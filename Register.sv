==> flow/design.v <==
module Register_(Q,D,Data_RW,clk); 
		input D;
		input clk,Data_RW;
		output reg Q;
		generate 
		always @ ( posedge clk )
			begin
			if(Data_RW)
					Q <= D;
				end
		endgenerate
endmodule 
module Register(D,Data_RW,data_out,select,clk); 
		input [15:0]D;
		input [3:0]select;
		input Data_RW,clk; 
		output[8:0][15:0]data_out;
		wire [8:0][15:0]Q;
		wire [8:0]decode,clock;
		wire [15:0][8:0]mux_;
		decoder_4bits deco(.sel(select),.out_put(decode));
		genvar i,j;	
		generate 
		for(j=0;j<9;j++)
		begin : wiring_address
			assign clock[j]=clk&decode[j];
			for(i=0;i<16;i++)
			begin : wiring_width
					Register_ cell_(Q[j][i],D[i],decode[j]&Data_RW,clk);
			end 
		end
		assign data_out=Q;
		endgenerate
endmodule 
module Register_32bits(D,Data_RW,select,clk,out); 
		input [31:0]D;
		input [3:0]select;
		input Data_RW,clk; 
		wire [8:0][31:0]Q;
		wire [8:0]decode;
		output[8:0][31:0] out;
		decoder_4bits deco(.sel(select),.out_put(decode));
		genvar i,j;	
		generate 
		for(j=0;j<9;j++)
		begin : wiring_address
		for(i=0;i<32;i++)
			begin : wiring_width
					Register_ cell_(Q[j][i],D[i],decode[j]&~Data_RW,clk);
			end 
			assign out[j][31:0]=Q[j][31:0];
		end
		endgenerate
endmodule 
module decoder_4bits(sel,out_put);
		input [3:0]sel;
		output [8:0]out_put;
					assign out_put[0]=~sel[3]&~sel[2]&~sel[1]&~sel[0];
					assign out_put[1]=~sel[3]&~sel[2]&~sel[1]&sel[0];
					assign out_put[2]=~sel[3]&~sel[2]&sel[1]&~sel[0];
					assign out_put[3]=~sel[3]&~sel[2]&sel[1]&sel[0];
					assign out_put[4]=~sel[3]&sel[2]&~sel[1]&~sel[0];
					assign out_put[5]=~sel[3]&sel[2]&~sel[1]&sel[0];
					assign out_put[6]=~sel[3]&sel[2]&sel[1]&~sel[0];
					assign out_put[7]=~sel[3]&sel[2]&sel[1]&sel[0];
					assign out_put[8]=sel[3]&~sel[2]&~sel[1]&~sel[0];
endmodule
module MUX_9_to_1bits(in_put,sel,final_out);
		input[3:0]sel;
		input[8:0] in_put;
		wire [8:0]out_put;
		output final_out;
					assign out_put[0]=in_put[0]&~sel[3]&~sel[2]&~sel[1]&~sel[0];
					assign out_put[1]=in_put[1]&~sel[3]&~sel[2]&~sel[1]&sel[0];
					assign out_put[2]=in_put[2]&~sel[3]&~sel[2]&sel[1]&~sel[0];
					assign out_put[3]=in_put[3]&~sel[3]&~sel[2]&sel[1]&sel[0];
					assign out_put[4]=in_put[4]&~sel[3]&sel[2]&~sel[1]&~sel[0];
					assign out_put[5]=in_put[5]&~sel[3]&sel[2]&~sel[1]&sel[0];
					assign out_put[6]=in_put[6]&~sel[3]&sel[2]&sel[1]&~sel[0];
					assign out_put[7]=in_put[7]&~sel[3]&sel[2]&sel[1]&sel[0];
					assign out_put[8]=in_put[8]&sel[3]&~sel[2]&~sel[1]&~sel[0];
			assign final_out = out_put[0]|out_put[1]|out_put[2]|out_put[3]|out_put[4]|out_put[5]|out_put[6]|out_put[7]|out_put[8];	
		endmodule
# --- From RTL to reports: Register_32bits ---
# The steps from the RTL of Register_32bits to its reports follow in flow order.
# Line numbers count from 1 in the design file above.
inputs:
  top: "Register_32bits"
  clock_port: "clk"
  lib: "sky130hd"
  lib_corner: "tt_025C_1v80"

# --- After elaboration ---
# Counts by Yosys on the flattened word-level netlist (proc, flatten, opt, wreduce; memories kept). Register bits leave out memories and registers merged into their read ports (data or address); mux counts leave out enables and synchronous resets folded into registers. Print and check cells are left out. Cells with the same type and inputs are merged into one.
word_totals:
  ff_bits: 288
  latchBits: 0
  mem_bits_rw: 0
  rom_bits: 0
  clocked_rd_ports_x_width: 0
  memories: 0
  word_cells: 319
op_classes:
  n_addsub: 0
  n_mul: 0
  div: 0
  n_cmp: 0
  eq_ne: 0
  shifts: 0
  n_mux: 0
  n_logic: 31
  n_reduce_logical: 0
op_table:
  columns: ["op", "count"]
  rows:
  - ["AND 1 bit", 26]
  - ["NOT 1 bit", 5]

# --- Longest topological paths ---
# Longest topological path by Yosys (ltp), each cell counted once; first at word level (registers and memories cut), then after technology mapping (sequential cells cut; the memories' decode and read muxes count).
depth:
  depth_word: 5
  ABC_AREA: 0
  ltp_mapped: 2
  depth_no_buf: 2

# --- Netlist ---
# Yosys stat after the flow's synthesis: flattened, memories mapped to cells. It holds for the ABC_AREA given above (unset counts as 0); a run with the other value may have another netlist.
types:
  columns: ["cell_type", "count"]
  rows:
  - ["sky130_fd_sc_hd__edfxtp_1", 288]
  - ["sky130_fd_sc_hd__buf_4", 288]
  - ["sky130_fd_sc_hd__nor3_1", 3]
  - ["sky130_fd_sc_hd__nand2b_1", 2]
  - ["sky130_fd_sc_hd__nor3b_2", 1]
  - ["sky130_fd_sc_hd__nor2_1", 3]
  - ["sky130_fd_sc_hd__or3_4", 1]
  - ["sky130_fd_sc_hd__nor3_2", 1]
  - ["sky130_fd_sc_hd__or3b_1", 1]
  - ["sky130_fd_sc_hd__nand3b_1", 1]
  - ["sky130_fd_sc_hd__nor4_1", 1]
mapped:
  cell_count: 590
  area_um2: 10905.5
  seq_area_um2: 8648.3
  flip_flops: 288
# The figures by module come from a second, unflattened synthesis with its own total; it is not the netlist above.
unflattened:
  hier_cells: 306
  area_unflattened_um2: 8794.7
# Rows give one instance, submodules left out.
by_module:
  columns: ["mod", "instances", "cells", "mod_area_um2"]
  rows:
  - ["Register_", 288, 1, 30.0]
  - ["decoder_4bits", 1, 9, 90.1]
  - ["Register_32bits", 1, 9, 56.3]

# --- Worst setup path after synthesis ---
# OpenSTA on the mapped netlist: ideal clock, no wires. The path of least setup slack (recovery checks aside). Input and output delay are each 20% of the period. Register names are those of the netlist, which keeps one name where synthesis merged equal registers.
synth_timing:
  kind: "input -> register"
  from: "in Data_RW"
  to: "reg wiring_address[2].wiring_width[0].cell_.Q"
  period_ns: 4.68
  in_delay_ns: 0.936
  setup_ns: 0.505
  launch_ns: 0.936
  t_arrival_ns: 4.183
  t_required_ns: 4.175
  path_slack_ns: -0.008
  path_delay_ns: 3.752
  stages: 2
  n_path_buf: 0
  synth_period_reached_ns: 4.688
# "path_delay_ns" is the arrival time less input delay plus setup time.
# "stages" counts driving pins, that of a launching flip-flop among them; a cell with two outputs on the path counts twice.
# "synth_period_reached_ns" = period - worst setup slack (recovery checks aside). The figure is calculated, with input and output delays left at 20% of the set period.
# Between the ends stands the longest chain of elaborated cells between them, by number of cells; it is not shown to be the way that was timed. Of several equally long chains one is given.
# A line is the first line of the expression or statement that the cell stems from. Yosys adds cells for indexed reads and writes and turns some case tables into memories.
synth_via:
  cell_sequence: "sky130_fd_sc_hd__nand2b_1 > sky130_fd_sc_hd__nor4_1"
  elab_chain_cells: 2
  cells_between: 2
  lines_between: 1
synth_rtl:
  columns: ["item", "line", "rtl"]
  rows:
  - ["start, declared", 38, "input Data_RW,clk;"]
  - ["NOT 1 bit", 49, "Register_ cell_(Q[j][i],D[i],decode[j]&~Data_RW,clk);"]
  - ["AND 1 bit", 49, null]
  - ["end, assigned", 9, "Q <= D;"]
  - ["end, declared", 4, "output reg Q;"]

# --- Path in the finished layout ---
# From the final timing report of stored run 1: the path of least setup slack in the routed layout; clock arrival at registers is part of the times.
layout_timing:
  kind: "input -> register"
  from: "in select[1]"
  to: "reg wiring_address[2].wiring_width[23].cell_.Q"
  period_ns: 4.56
  in_delay_ns: 0.91
  setup_ns: 0.28
  launch_ns: 0.91
  t_arrival_ns: 3.32
  t_required_ns: 4.81
  path_slack_ns: 1.49
  stages: 7
  n_path_buf: 5
# Between the ends stands the longest chain of elaborated cells between them, by number of cells; it is not shown to be the way that was timed. Of several equally long chains one is given.
layout_via:
  cell_sequence: "sky130_fd_sc_hd__clkdlybuf4s50_1 > sky130_fd_sc_hd__nand2b_1 > sky130_fd_sc_hd__nor4_2 > sky130_fd_sc_hd__buf_2 > sky130_fd_sc_hd__buf_2 > sky130_fd_sc_hd__buf_2 > sky130_fd_sc_hd__buf_4"
  elab_chain_cells: 3
  cells_between: 3
layout_rtl:
  columns: ["item", "line", "rtl"]
  rows:
  - ["start, declared", 37, "input [3:0]select;"]
  - ["AND 1 bit x2", 60, "assign out_put[2]=~sel[3]&~sel[2]&sel[1]&~sel[0];"]
  - ["AND 1 bit", 49, "Register_ cell_(Q[j][i],D[i],decode[j]&~Data_RW,clk);"]
  - ["end, assigned", 9, "Q <= D;"]
  - ["end, declared", 4, "output reg Q;"]

--- measured runs ---
Settings and measured results of 2 stored flow runs for module Register_32bits (sky130hd), not sorted in any way. The constraints put input and output delay at 20% of the set period each and load the outputs with 0.01 pF.
"clock_period_reached_ns" means the clock period less the worst setup slack. The figure is calculated, with input and output delays left at 20% of the set period.
"critical_path_time_ns" is the time allowed to the run's worst setup path (the clock period less input and output delay, where it has them) less its slack. Clock arrival times count: a late capture clock shortens it, a late launch clock lengthens it.
"power_total_mw": no workload was simulated; the value follows from the tool's default switching activity.

--- stored run 1 ---
==> flow/run.sh <==
#!/bin/bash
# the make line also repeats the synthesis and layout settings of config.mk as NAME=value (left out here)
make -C /OpenROAD-flow-scripts/flow DESIGN_CONFIG=/design/flow/config.mk WORK_HOME=/design/flow/orfs CLKGATE_MAP_FILE= finish
==> flow/config.mk <==
export PLATFORM = sky130hd
export DESIGN_NAME = Register_32bits
export DESIGN_NICKNAME = Register_32bits
export VERILOG_FILES = /design/flow/design.v
export SDC_FILE = /design/flow/constraint.sdc
export NUM_CORES = 4
export LEC_CHECK = 0
export CAP_MARGIN = 20
export CORE_MARGIN = 10
export CORE_UTILIZATION = 48
export GPL_TIMING_DRIVEN = 0
export HOLD_SLACK_MARGIN = 0.2
export PLACE_DENSITY = 0.53
export SETUP_SLACK_MARGIN = -0.44
export SLEW_MARGIN = 20
==> flow/constraint.sdc <==
create_clock -name core_clock -period 4.56 [get_ports {clk}]
set_input_delay 0.9120 -clock core_clock [delete_from_list [all_inputs] [get_ports {clk}]]
set_output_delay 0.9120 -clock core_clock [all_outputs]
set_load 0.01 [all_outputs]

==> results, as YAML <==
results:
  clock_period_reached_ns: 3.071
  yosys_chip_area_um2: 10905.5
  die_area_um2: 29148.7
  critical_path_time_ns: 2.16
  path_kind: "input -> register"
  setup_worst_slack_ns: 1.489
  setupTns_ns: 0.000
  util_pct: 71.3
  power_total_mw: 5.932
  final_hold_ws_ns: 1.118
  cell_area_final_um2: 16042.9

--- stored run 2 ---
==> flow/run.sh <==
#!/bin/bash
# the make line also repeats the synthesis and layout settings of config.mk as NAME=value (left out here)
make -C /OpenROAD-flow-scripts/flow DESIGN_CONFIG=/design/flow/config.mk WORK_HOME=/design/flow/orfs CLKGATE_MAP_FILE= finish
==> flow/config.mk <==
export PLATFORM = sky130hd
export DESIGN_NAME = Register_32bits
export DESIGN_NICKNAME = Register_32bits
export VERILOG_FILES = /design/flow/design.v
export SDC_FILE = /design/flow/constraint.sdc
export NUM_CORES = 4
export LEC_CHECK = 0
export CAP_MARGIN = 40
export CORE_MARGIN = 2
export CORE_UTILIZATION = 46
export CTS_CLUSTER_DIAMETER = 212
export CTS_CLUSTER_SIZE = 39
export PLACE_DENSITY_LB_ADDON = 0.09
export SETUP_SLACK_MARGIN = -0.08
export SLEW_MARGIN = 10
==> flow/constraint.sdc <==
create_clock -name core_clock -period 2.97 [get_ports {clk}]
set_input_delay 0.5940 -clock core_clock [delete_from_list [all_inputs] [get_ports {clk}]]
set_output_delay 0.5940 -clock core_clock [all_outputs]
set_load 0.01 [all_outputs]

==> results, as YAML <==
results:
  clock_period_reached_ns: 2.045
  yosys_chip_area_um2: 10905.5
  die_area_um2: 24954.5
  critical_path_time_ns: 1.45
  path_kind: "register -> output"
  setup_worst_slack_ns: 0.925
  setupTns_ns: 0.000
  util_pct: 55.4
  power_total_mw: 6.719
  final_hold_ws_ns: 0.843
  cell_area_final_um2: 12954.9
--- end ---
